==> flow/design.v <==
module FIFO_buffer(clk, reset, FIFO_in, read_en, write_en, FIFO_out, FIFO_full, FIFO_empty);
		parameter 	VECTOR_WIDTH = 5, 
						FIFO_DEPTH = 4,
						FIFO_SIZE = 2**FIFO_DEPTH;
		input clk, reset, read_en, write_en;			 
		input [VECTOR_WIDTH-1:0] FIFO_in; 				 
		output FIFO_full, FIFO_empty;						 
		output reg [VECTOR_WIDTH-1:0] FIFO_out;		 
		reg [VECTOR_WIDTH-1:0] buffer [FIFO_SIZE:0];  
		reg [FIFO_DEPTH:0] read_ptr = 0;					 
		reg [FIFO_DEPTH:0] write_ptr = 0;				 
		assign FIFO_empty = (read_ptr == write_ptr)? 1'b1:1'b0; 
		assign FIFO_full = (write_ptr == (read_ptr - 1)%FIFO_SIZE)? 1'b1:1'b0;  
		always @ (posedge clk, posedge reset)
		begin
			if(reset)
				write_ptr <= 0;
			else if(write_en && !FIFO_full)
					begin
					buffer[write_ptr] <= FIFO_in;
					write_ptr <= (write_ptr+1)%FIFO_SIZE;
					end
		end
		always @ (negedge clk, posedge reset)
		begin
			if(reset)
					read_ptr <= 0;
			else if(read_en && !FIFO_empty)
				begin
				FIFO_out <= buffer[read_ptr];
				read_ptr <= (read_ptr + 1)%FIFO_SIZE;
				end
		end
endmodule 
module FIFO_buffer_testbench();
		reg clk, reset, read_en, write_en;
		wire FIFO_full, FIFO_empty;
		reg [4:0] FIFO_in;
		wire [4:0] FIFO_out;
		integer i;
		FIFO_buffer dut  (.clk(clk),
								.reset(reset),
								.FIFO_in(FIFO_in),
								.read_en(read_en),
								.write_en(write_en),
								.FIFO_out(FIFO_out),
								.FIFO_full(FIFO_full),
								.FIFO_empty(FIFO_empty)
							  );
		initial begin
			reset = 1'b0;
			FIFO_in  = 5'b00000;
			read_en  = 1'b0;
			write_en  = 1'b0;    
			#10;
			write_en  = 1'b1;			 
			FIFO_in  = 5'b00001;
			#20;
			FIFO_in  = 5'b00010;
			#20;
			FIFO_in  = 5'b00011;
			read_en  = 1'b1; 			 
			#20
			FIFO_in  = 5'b00100;
			#20;
			FIFO_in  = 5'b00101;
			read_en  = 1'b0;			 
			#20;
			FIFO_in  = 5'b00110;
			#20
			write_en  = 1'b0;			 
			read_en  = 1'b1;			 
			#160
			read_en  = 1'b0;			 
		end
		initial begin
			clk  = 1'b0;
			for(i = 0; i<=50; i = i+1) begin
				#10 clk = ~clk; 
			end
		end
endmodule 
# --- Tool chain data of FIFO_buffer ---
# What the tools print for FIFO_buffer, step after step.
# Line numbers count from 1 in the design file above.
# Operators: Yosys type, input widths -> output width; for muxes data width and select width s.
# Library cell names are shortened.
design:
  design: "FIFO_buffer"
  clock_port: "clk"
  lib: "sky130hd"
  corner: "tt_025C_1v80"

# --- Word-level counts ---
# Counts by Yosys on the flattened word-level netlist (proc, flatten, opt, wreduce). Print and check cells are left out. Cells with the same type and inputs are merged into one.
word_totals:
  reg_bits: 93
  latchBits: 0
  mem_bits_rw: 0
  mem_bits_ro: 0
  clocked_rd_ports_x_width: 0
  mem_count: 0
classes:
  addsub: 3
  multipliers: 0
  div_mod_pow: 0
  n_cmp: 0
  equal: 32
  shifts: 0
  n_mux: 3
  n_logic: 1
  reduce_logical: 23
op_table:
  columns: ["op", "count"]
  rows:
  - ["$pmux 5 s16", 1]
  - ["$eq 4x4->1 const B", 16]
  - ["$reduce_and 3->1", 16]
  - ["$eq 4x3->1 const B", 8]
  - ["$eq 4x2->1 const B", 4]
  - ["$logic_not 5->1", 2]
  - ["$add 4x1->4 const B", 2]
  - ["$eq 4x1->1 const B", 2]
  - ["$eq 4x4->1", 2]
  - ["$sub 4x1->4 const B", 1]
  - ["$logic_and 1x1->1", 2]
  - ["$logic_not 1->1", 2]
  - ["$reduce_and 2->1", 1]
  - ["$mux 1", 2]
  - ["$not 1->1", 1]

# --- Longest topological paths ---
# Depth = most cells in a row (Yosys ltp): at word level without a register or memory, in the mapped netlist without a sequential cell, where the memories' decode and read muxes count.
logic_depth:
  ltp_word: 6
  ABC_AREA: 0
  ltp_mapped: 8
  depth_no_buf: 6

# --- Synthesis result ---
# The flow's flattened synthesis, as Yosys stat reports it; memories are mapped. The netlist is that of the ABC_AREA named above (0 if unset); the other value can give another one.
types:
  columns: ["type", "count", "type_area_um2"]
  rows:
  - ["edfxtp_1", 85, 2.55E+03]
  - ["ha_1", 9, 112.608]
  - ["dfrtn_1", 4, 100.096]
  - ["dfrtp_1", 4, 100.096]
  - ["a22oi_1", 12, 90.086]
  - ["nor3_1", 16, 80.077]
  - ["o21ai_0", 13, 65.062]
  - ["xnor2_1", 7, 61.309]
  - ["a21oi_1", 10, 50.048]
  - ["a222oi_1", 5, 50.048]
  - ["nand2_1", 12, 45.043]
  - ["xor2_1", 5, 43.792]
  - ["mux2i_1", 4, 40.038]
  - ["clkbuf_1", 10, 37.536]
  - ["nor2_1", 10, 37.536]
  - ["nor4_1", 6, 37.536]
  - ["inv_1", 9, 33.782]
  - ["mux2_2", 3, 33.782]
# Other cell types: 28; their cells: 51.
mapped:
  cells: 275
  mapped_area_um2: 3976.3
  sequential_area_um2: 2752.6
  ffs: 93
  buffers: 15

Appendix: runs

2 stored runs of FIFO_buffer in the flow (synthesis by Yosys, layout by OpenROAD, sky130hd cells), in arbitrary order. Constraints: input delay and output delay 20% of the set period each, output load 0.01 pF.

--- run 1 ---
==> flow/run.sh <==
#!/bin/bash
# the make line also repeats the synthesis and layout settings of config.mk as NAME=value (left out here)
make -C /OpenROAD-flow-scripts/flow DESIGN_CONFIG=/design/flow/config.mk WORK_HOME=/design/flow/orfs CLKGATE_MAP_FILE= finish
==> flow/config.mk <==
export PLATFORM = sky130hd
export DESIGN_NAME = FIFO_buffer
export DESIGN_NICKNAME = FIFO_buffer
export VERILOG_FILES = /design/flow/design.v
export SDC_FILE = /design/flow/constraint.sdc
export NUM_CORES = 4
export LEC_CHECK = 0
export CAP_MARGIN = 20
export CELL_PAD_IN_SITES_DETAIL_PLACEMENT = 2
export CORE_ASPECT_RATIO = 0.84
export CORE_MARGIN = 2
export CORE_UTILIZATION = 71
export CTS_CLUSTER_SIZE = 35
export GPL_TIMING_DRIVEN = 1
export MAX_ROUTING_LAYER = met5
export SETUP_SLACK_MARGIN = 1.4
export SLEW_MARGIN = 20
==> flow/constraint.sdc <==
create_clock -name core_clock -period 5.44 [get_ports {clk}]
set_input_delay 1.0880 -clock core_clock [delete_from_list [all_inputs] [get_ports {clk}]]
set_output_delay 1.0880 -clock core_clock [all_outputs]
set_load 0.01 [all_outputs]

==> results, as YAML <==
outcome: "did not finish, placement stopped with DPL-0033"

--- run 2 ---
==> flow/run.sh <==
#!/bin/bash
# the make line also repeats the synthesis and layout settings of config.mk as NAME=value (left out here)
make -C /OpenROAD-flow-scripts/flow DESIGN_CONFIG=/design/flow/config.mk WORK_HOME=/design/flow/orfs CLKGATE_MAP_FILE= finish
==> flow/config.mk <==
export PLATFORM = sky130hd
export DESIGN_NAME = FIFO_buffer
export DESIGN_NICKNAME = FIFO_buffer
export VERILOG_FILES = /design/flow/design.v
export SDC_FILE = /design/flow/constraint.sdc
export NUM_CORES = 4
export LEC_CHECK = 0
export ABC_AREA = 1
export CAP_MARGIN = 10
export CELL_PAD_IN_SITES_DETAIL_PLACEMENT = 1
export CELL_PAD_IN_SITES_GLOBAL_PLACEMENT = 2
export CORE_MARGIN = 2
export CORE_UTILIZATION = 64
export CTS_CLUSTER_SIZE = 49
export GPL_ROUTABILITY_DRIVEN = 1
export MAX_ROUTING_LAYER = met4
export PLACE_DENSITY_LB_ADDON = 0.08
export SETUP_SLACK_MARGIN = 0.31
export SLEW_MARGIN = 5
==> flow/constraint.sdc <==
create_clock -name core_clock -period 4.63 [get_ports {clk}]
set_input_delay 0.9260 -clock core_clock [delete_from_list [all_inputs] [get_ports {clk}]]
set_output_delay 0.9260 -clock core_clock [all_outputs]
set_load 0.01 [all_outputs]

==> results, as YAML <==
outcome: "did not finish, placement stopped with FLW-0024"
